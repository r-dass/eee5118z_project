==> flow/design.v <==
module PWM(
  input      ipClk,
  input      ipReset,
  input [7:0]ipDutyCycle,
  output reg opPWM
);
reg [7:0]Count;
always @(posedge ipClk) begin
    if (!ipReset) begin
        if (ipDutyCycle > Count) 
            opPWM <= 1;
        else
            opPWM <= 0;
        Count <= Count + 1;
    end else begin
        Count <= 0;
    end
end
endmodule
From RTL to reports: PWM
Tool output for the design above, in the order of the flow.
Lines are those of the file above, counted from 1.
Library cell names are shortened.
{ "setup": {"top_module": "PWM", "clock": "ipClk", "cell_library": "sky130hd", "pvt_corner": "tt_025C_1v80"} }

Word-level counts
Counts by Yosys on the flattened word-level netlist (proc, flatten, opt, wreduce; memories kept). Register bits leave out memories and registers merged into their read ports (data or address); mux counts leave out enables and synchronous resets folded into registers. Print and check cells are left out. Cells with the same type and inputs are merged into one.
{ "word_totals": {"reg_bits": 9, "in_bits": 10, "output_inout_bits": 1, "wordCells": 5} }
{ "op_classes": {"add_sub_neg": 1, "n_cmp": 1, "mux": 1} }
{ "ops": {"columns": ["cell", "n"], "rows": [
  ["adder 8 x 1 -> 8 bit with constant B", 1],
  ["> comparator 8 bit", 1],
  ["two-way mux 1 bit", 1]
]} }

Logic depth
Yosys ltp: most cells in a row. Word level: on the elaborated netlist, between registers, memories and ports. Mapped: between sequential cells and ports; inverters and the memories' decode and read muxes count.
{ "depth": {"ltp_word": 2, "abc_area": 0, "mapped_depth": 6, "mapped_depth_nobuf": 6} }

Synthesis result
Yosys stat after the flow's synthesis: flattened, memories mapped to cells. It holds for the ABC_AREA given above (unset counts as 0); a run with the other value may have another netlist.
{ "mapped": {"stdcells": 60, "area_um2": 553.0, "seq_area_um2": 190.2, "flip_flops": 9, "buf_cells": 1} }
{ "by_type": {"columns": ["cell_type", "n", "type_area_um2"], "rows": [
  ["dfxtp_1", 8, 160.154],
  ["ha_1", 9, 112.608],
  ["xnor2_1", 6, 52.55],
  ["edfxtp_1", 1, 30.029],
  ["inv_1", 8, 30.029],
  ["nor2_1", 8, 30.029],
  ["nor4b_4", 1, 23.773],
  ["nand3_1", 3, 15.014],
  ["and3_1", 2, 12.512],
  ["nor2b_1", 2, 12.512],
  ["and4_1", 1, 8.758],
  ["o31a_1", 1, 8.758],
  ["a211oi_1", 1, 7.507],
  ["a21boi_1", 1, 7.507],
  ["and2_1", 1, 6.256],
  ["inv_4", 1, 6.256],
  ["nand4_1", 1, 6.256],
  ["a21oi_1", 1, 5.005]
]} }
Not listed: further types 4, cells in them 4.

Path before layout
Source: OpenSTA report_checks on the synthesized netlist (no wires, ideal clock, input and output delay 20% of the period each), path of least setup slack; recovery checks are left aside. Register names are those of the netlist, which keeps one name where synthesis merged equal registers.
{ "synth_path": {"path_type": "register to register", "start": "register Count[5]", "end": "register opPWM", "clock_period_ns": 1.89, "setup_time_ns": 0.259, "launch_ns": 0.000, "arrival_time_ns": 1.181, "required_ns": 1.631, "path_slack_ns": 0.450, "delay_ns": 1.440, "stages": 6, "path_buffers": 0, "period_less_setup_slack_ns": 1.44} }
"delay_ns" is the arrival time less input delay plus setup time.
"stages": output pins that drive a net of the path, with the launching flip-flop's if there is one; two outputs of one cell count as two.
"period_less_setup_slack_ns" is the clock period less the worst setup slack; recovery checks do not enter. This is arithmetic on one report: input and output delays are still those of the set period (20% each).
Between the ends stands the longest chain of elaborated cells between them, by number of cells; it is not shown to be the way that was timed. Of several equally long chains one is given.
Each line given opens the expression or statement behind the cell; cells for indexed reads and writes are added by Yosys, which also makes memories of some case tables.
{ "synth_between": {"path_cell_list": "dfxtp_1 inv_1 ha_1 a211oi_1 nor2_1 o31a_1", "elab_chain_len": 2, "cone_cells": 2, "cone_lines": 1, "cone_classes": "1 x compare; 1 x mux"} }
{ "synth_rtl": {"columns": ["element", "line", "text"], "rows": [
  ["from (decl)", 7, "reg [7:0]Count;"],
  ["from (assign)", 14, "Count <= Count + 1;"],
  ["from (assign)", 16, "Count <= 0;"],
  ["> comparator 8 bit", 10, "if (ipDutyCycle > Count)"],
  ["two-way mux 1 bit", 10, null],
  ["to (assign)", 11, "opPWM <= 1;"],
  ["to (assign)", 13, "opPWM <= 0;"],
  ["to (decl)", 5, "output reg opPWM"]
]} }

Worst path after layout
From the final timing report of record 1: the path of least setup slack in the routed layout; clock arrival at registers is part of the times.
{ "layout_path": {"path_type": "input to register", "start": "input port ipDutyCycle[6]", "end": "register opPWM", "clock_period_ns": 0.989, "in_delay_ns": 0.20, "setup_time_ns": 0.24, "launch_ns": 0.20, "arrival_time_ns": 1.46, "required_ns": 1.01, "path_slack_ns": -0.44, "stages": 5, "path_buffers": 1} }
Between the ends stands the longest chain of elaborated cells between them, by number of cells; it is not shown to be the way that was timed. Of several equally long chains one is given.
{ "layout_between": {"path_cell_list": "clkdlybuf4s50_1 ha_1 and4_1 a21boi_1 o31a_1", "elab_chain_len": 2, "cone_cells": 2, "cone_lines": 1, "cone_classes": "1 x compare; 1 x mux"} }
{ "layout_rtl": {"columns": ["element", "line", "text"], "rows": [
  ["from (decl)", 4, "input [7:0]ipDutyCycle,"],
  ["> comparator 8 bit", 10, "if (ipDutyCycle > Count)"],
  ["two-way mux 1 bit", 10, null],
  ["to (assign)", 11, "opPWM <= 1;"],
  ["to (assign)", 13, "opPWM <= 0;"],
  ["to (decl)", 5, "output reg opPWM"]
]} }

Flow measurements of PWM on sky130hd: 2 stored runs with different settings, listed in no order. Input and output delays are each 20% of the period that was set; the output load is 0.01 pF.
"finish__power__total" is the tool's figure for a default switching activity; nothing was simulated.

settings of record 1
{
  "period_ns": 0.989,
  "CORE_UTILIZATION": 22,
  "SETUP_SLACK_MARGIN": 0.25,
  "PLACE_DENSITY_LB_ADDON": 0.17,
  "CORE_ASPECT_RATIO": 1.03,
  "CELL_PAD_IN_SITES_DETAIL_PLACEMENT": 1,
  "CAP_MARGIN": 0,
  "CORE_MARGIN": 2,
  "SLEW_MARGIN": 20
}
report of record 1
yosys chip area after synthesis (um^2): 553.0
finish__design__die__area: 2930.9
finish__design__instance__area__stdcell: 1037.2
finish__timing__setup__ws: -0.444
finish__timing__setup__tns: -1.287
finish__timing__hold__ws: 0.400
finish__power__total: 9.124e-04

settings of record 2
{
  "period_ns": 2.41,
  "CORE_UTILIZATION": 42,
  "SETUP_SLACK_MARGIN": 0.25,
  "PLACE_DENSITY_LB_ADDON": 0.2,
  "HOLD_SLACK_MARGIN": 0.09,
  "CELL_PAD_IN_SITES_GLOBAL_PLACEMENT": 1,
  "CELL_PAD_IN_SITES_DETAIL_PLACEMENT": 1,
  "GPL_ROUTABILITY_DRIVEN": 1,
  "CTS_CLUSTER_DIAMETER": 372,
  "SLEW_MARGIN": 40,
  "CAP_MARGIN": 20,
  "CORE_MARGIN": 2
}
report of record 2
yosys chip area after synthesis (um^2): 553.0
finish__design__die__area: 1622.9
finish__design__instance__area__stdcell: 694.4
finish__timing__setup__ws: 0.613
finish__timing__setup__tns: 0.000
finish__timing__hold__ws: 0.517
finish__power__total: 3.333e-04

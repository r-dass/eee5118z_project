==> flow/design.v <==
import Structures::*;
module QAM(
    input              			ipClk,
    input              			ipReset,
    input      [3:0]            ipQAMBlock,
    input                      ipQAMBlockValid,
    input      signed [17:0] ipI,
    input      signed [17:0] ipQ,
    output     reg opModulatedValid,
    output     reg[19:0] opModulated
); 
always @(posedge(ipClk)) begin
    if (!ipReset) begin
        opModulatedValid <= ipQAMBlockValid;
        case (ipQAMBlock)
            4'b0000: begin
                opModulated <= ipI + ipQ;
            end
            4'b0001: begin
                opModulated <= 3*ipI + ipQ;
            end
            4'b0010: begin
                opModulated <= -ipI + ipQ;
            end
            4'b0011: begin
                opModulated <= -3*ipI + ipQ;
            end
            4'b0100: begin
                opModulated <= ipI + 3*ipQ;
            end
            4'b0101: begin
                opModulated <= 3*ipI + 3*ipQ;
            end
            4'b0110: begin
                opModulated <= -ipI + 3*ipQ;
            end
            4'b0111: begin
                opModulated <= -3*ipI + 3*ipQ;
            end
            4'b1000: begin
                opModulated <= ipI - ipQ;
            end
            4'b1001: begin
                opModulated <= 3*ipI - ipQ;
            end
            4'b1010: begin
                opModulated <=  -ipI - ipQ;
            end
            4'b1011: begin
                opModulated <= -3*ipI - ipQ;
            end
            4'b1100: begin
                opModulated <= ipI - 3* ipQ;
            end
            4'b1101: begin
                opModulated <= 3*ipI - 3* ipQ;
            end
            4'b1110: begin
                opModulated <= -ipI - 3* ipQ;
            end
            4'b1111: begin
                opModulated <= -3*ipI -3*ipQ;
            end
        endcase
    end else  begin
        opModulated <= 0;
        opModulatedValid <= 0;
    end
end
endmodule
# ---- Tool chain data of QAM
# The steps from the RTL of QAM to its reports follow in flow order.
# Lines are those of the file above, counted from 1.
# Operators carry their Yosys type and port widths (W data, S select, Z words).
# Cell names lack the library's common part.
# Not given: n/a
dict set report design {
  top_module {QAM}
  clk_port {ipClk}
  lib {sky130hd}
  corner {tt_025C_1v80}
}

# ---- After elaboration
# Source: Yosys, flattened and elaborated, memories not mapped. Widths are those after wreduce; folded enables and synchronous resets count as part of the registers. Registers that Yosys merges into a memory's read port (data or address) are not register bits. Print and check cells do not count.
dict set report word_totals {
  reg_bits 21
  word_cells 40
}
dict set report classes {
  addsub 18
  multipliers 3
  eq_ne 15
  mux 1
  reduce_and_logical 1
}
# operator count
set ops {}
lappend ops {{$pmux W20 S16} 1}
lappend ops {{$mul A3 B18 Y20 const A} 3}
lappend ops {{$add A20 B18 Y20} 3}
lappend ops {{$sub A20 B18 Y20} 3}
lappend ops {{$add A20 B20 Y20} 3}
lappend ops {{$sub A20 B20 Y20} 3}
lappend ops {{$neg A18 Y20} 2}
lappend ops {{$eq A4 B4 Y1 const B} 8}
lappend ops {{$add A18 B20 Y20} 1}
lappend ops {{$sub A18 B20 Y20} 1}
lappend ops {{$add A18 B18 Y19} 1}
lappend ops {{$sub A18 B18 Y19} 1}
lappend ops {{$eq A4 B3 Y1 const B} 4}
lappend ops {{$eq A4 B2 Y1 const B} 2}
lappend ops {{$eq A4 B1 Y1 const B} 1}
lappend ops {{$logic_not A4 Y1} 1}

# ---- Depth
# Depth = most cells in a row (Yosys ltp): at word level without a register or memory, in the mapped netlist without a sequential cell, where the memories' decode and read muxes count.
dict set report logic_depth {
  depth_word 3
  abc_area 0
  ltp_mapped 29
  mapped_depth_nobuf 27
}

# ---- Netlist
# The flow's flattened synthesis, as Yosys stat reports it; memories are mapped. The netlist is that of the ABC_AREA named above (0 if unset); the other value can give another one.
# Totals and module areas in this step are rounded.
dict set report synth_totals {
  cell_count 1710
  mapped_area_um2 12300
  ffs 21
}
# cell_type count
set by_type {}
lappend by_type {ha_1 255}
lappend by_type {xnor2_1 115}
lappend by_type {a21oi_1 148}
lappend by_type {nand2_1 151}
lappend by_type {o21ai_0 103}
lappend by_type {nor2_1 131}
lappend by_type {dfxtp_1 21}
lappend by_type {inv_1 107}
lappend by_type {xor2_1 38}
lappend by_type {a21o_1 44}
lappend by_type {o22ai_1 43}
lappend by_type {nand3_1 50}
lappend by_type {nor3_1 48}
lappend by_type {fa_1 10}
lappend by_type {mux2i_1 19}
lappend by_type {and3_1 29}
lappend by_type {clkbuf_1 48}
lappend by_type {a211oi_1 22}
# Other cell types: 77; their cells: 328.

# ---- Timing after synthesis
# Path of least setup slack by OpenSTA after synthesis, without wires, with an ideal clock, recovery checks aside; 20% of the period is set as input and as output delay. Where synthesis merged equal registers, the netlist keeps one of their names.
dict set report synth_timing {
  path_kind {in2reg}
  from {input ipQ[1]}
  to {register opModulated[19]}
  period_ns 9.16
  input_delay_ns 1.832
  t_arrival_ns 7.222
  required_ns 9.079
  setup_slack_ns 1.857
  path_delay_ns 5.471
  path_stages 29
  period_less_setup_slack_ns 7.303
}
# "path_delay_ns" = arrival - input delay + setup time.
# "path_stages" counts driving pins, that of a launching flip-flop among them; a cell with two outputs on the path counts twice.
# "period_less_setup_slack_ns" = period - worst setup slack (recovery checks aside). The figure is calculated, with input and output delays left at 20% of the set period.
# Between the ends stands the longest chain of elaborated cells between them, by number of cells; it is not shown to be the way that was timed. Of several equally long chains one is given.
# A line is the first line of the expression or statement that the cell stems from. Yosys adds cells for indexed reads and writes and turns some case tables into memories.
# A register here has more assigning lines than the two given.
dict set report synth_via {
  cell_sequence {inv_1 -> ha_1 -> ha_1 -> inv_1 -> fa_1 -> buf_4 -> nand3b_1 -> nor2_1 -> o21ai_0 -> nor3_2 -> nand3_1 -> nor3_2 -> and3_1 -> buf_2 -> nand3_1 -> mux2_2 -> o22ai_1 -> nand2_1 -> o21ai_0 -> ha_1 -> nor3_1 -> o211a_1 -> o41ai_1 -> nand2_1 -> o2111ai_1 -> a41oi_1 -> a31oi_1 -> o41ai_2 -> a41oi_1}
  elab_chain_cells 3
}
# item line
set synth_lines {}
lappend synth_lines {{start, declared} 8} ;# input      signed [17:0] ipQ,
lappend synth_lines {{$mul A3 B18 Y20} 62} ;# opModulated <= -3*ipI -3*ipQ;
lappend synth_lines {{$sub A20 B20 Y20} 62}
lappend synth_lines {{$pmux W20 S16} 15} ;# case (ipQAMBlock)
lappend synth_lines {{end, assigned} 17} ;# opModulated <= ipI + ipQ;
lappend synth_lines {{end, assigned} 20} ;# opModulated <= 3*ipI + ipQ;
lappend synth_lines {{end, declared} 10} ;# output     reg[19:0] opModulated

# ---- Worst path after layout
# Path of least setup slack in the final report of record 2 (OpenROAD, finished layout, wires in). Where an end is a register, its clock arrival counts in the times.
dict set report layout_timing {
  path_kind {in2reg}
  from {input ipQ[2]}
  to {register opModulated[19]}
  period_ns 12.3
  input_delay_ns 2.46
  t_arrival_ns 9.70
  required_ns 12.48
  setup_slack_ns 2.78
  path_stages 27
}
# Between the ends stands the longest chain of elaborated cells between them, by number of cells; it is not shown to be the way that was timed. Of several equally long chains one is given.
# A register here has more assigning lines than the two given.
dict set report layout_via {
  cell_sequence {clkdlybuf4s50_1 -> inv_1 -> ha_1 -> ha_1 -> inv_1 -> fa_1 -> nand3b_1 -> nor2_1 -> o21ai_0 -> nor3_2 -> nand3_1 -> nor3_2 -> and3_1 -> nand3_1 -> nor3b_1 -> mux2i_1 -> a22oi_1 -> o22ai_1 -> ha_1 -> nand2_1 -> o41ai_1 -> nand2_1 -> o2111ai_1 -> a41oi_1 -> a31oi_1 -> o41ai_2 -> a41oi_1}
  elab_chain_cells 3
}
# item line
set layout_lines {}
lappend layout_lines {{start, declared} 8} ;# input      signed [17:0] ipQ,
lappend layout_lines {{$mul A3 B18 Y20} 62} ;# opModulated <= -3*ipI -3*ipQ;
lappend layout_lines {{$sub A20 B20 Y20} 62}
lappend layout_lines {{$pmux W20 S16} 15} ;# case (ipQAMBlock)
lappend layout_lines {{end, assigned} 17} ;# opModulated <= ipI + ipQ;
lappend layout_lines {{end, assigned} 20} ;# opModulated <= 3*ipI + ipQ;
lappend layout_lines {{end, declared} 10} ;# output     reg[19:0] opModulated

; Design QAM on sky130hd. What follows are 2 stored runs of the flow, each under its own settings; their order means nothing. The constraints put input and output delay at 20% of the set period each and load the outputs with 0.01 pF.
; "period_less_ws_ns": clock period set for the run, less the worst setup slack. It is reckoned from that one timing run; input and output delays stay at 20% of the period that was set.
; "worstPathTime_ns" is the time allowed to the run's worst setup path (the clock period less input and output delay, where it has them) less its slack. Clock arrival times count: a late capture clock shortens it, a late launch clock lengthens it.
; Results are given in rounded form.

[record 1: settings]
period_ns = 3.96
CORE_UTILIZATION = 53
SETUP_SLACK_MARGIN = -0.32
CORE_MARGIN = 5
CELL_PAD_IN_SITES_DETAIL_PLACEMENT = 1
GPL_ROUTABILITY_DRIVEN = 0
CTS_CLUSTER_SIZE = 49
CTS_CLUSTER_DIAMETER = 320
SLEW_MARGIN = 35
CAP_MARGIN = 20
[record 1: results]
outcome = stopped before the end: placement reported DPL-0033

[record 2: settings]
period_ns = 12.3
CORE_UTILIZATION = 30
SETUP_SLACK_MARGIN = 1.58
PLACE_DENSITY = 0.48
CORE_ASPECT_RATIO = 0.64
CORE_MARGIN = 8
CTS_CLUSTER_SIZE = 62
CAP_MARGIN = 40
SLEW_MARGIN = 0
[record 2: results]
yosys_chip_area_um2 = 12300
dieArea_um2 = 47800
finish.stdcell_area_um2 = 13600
setup_ws_ns = 2.78
hold_ws_ns = 2.74
period_less_ws_ns = 9.518
worstPathTime_ns = 7.06
path_kind = in2reg
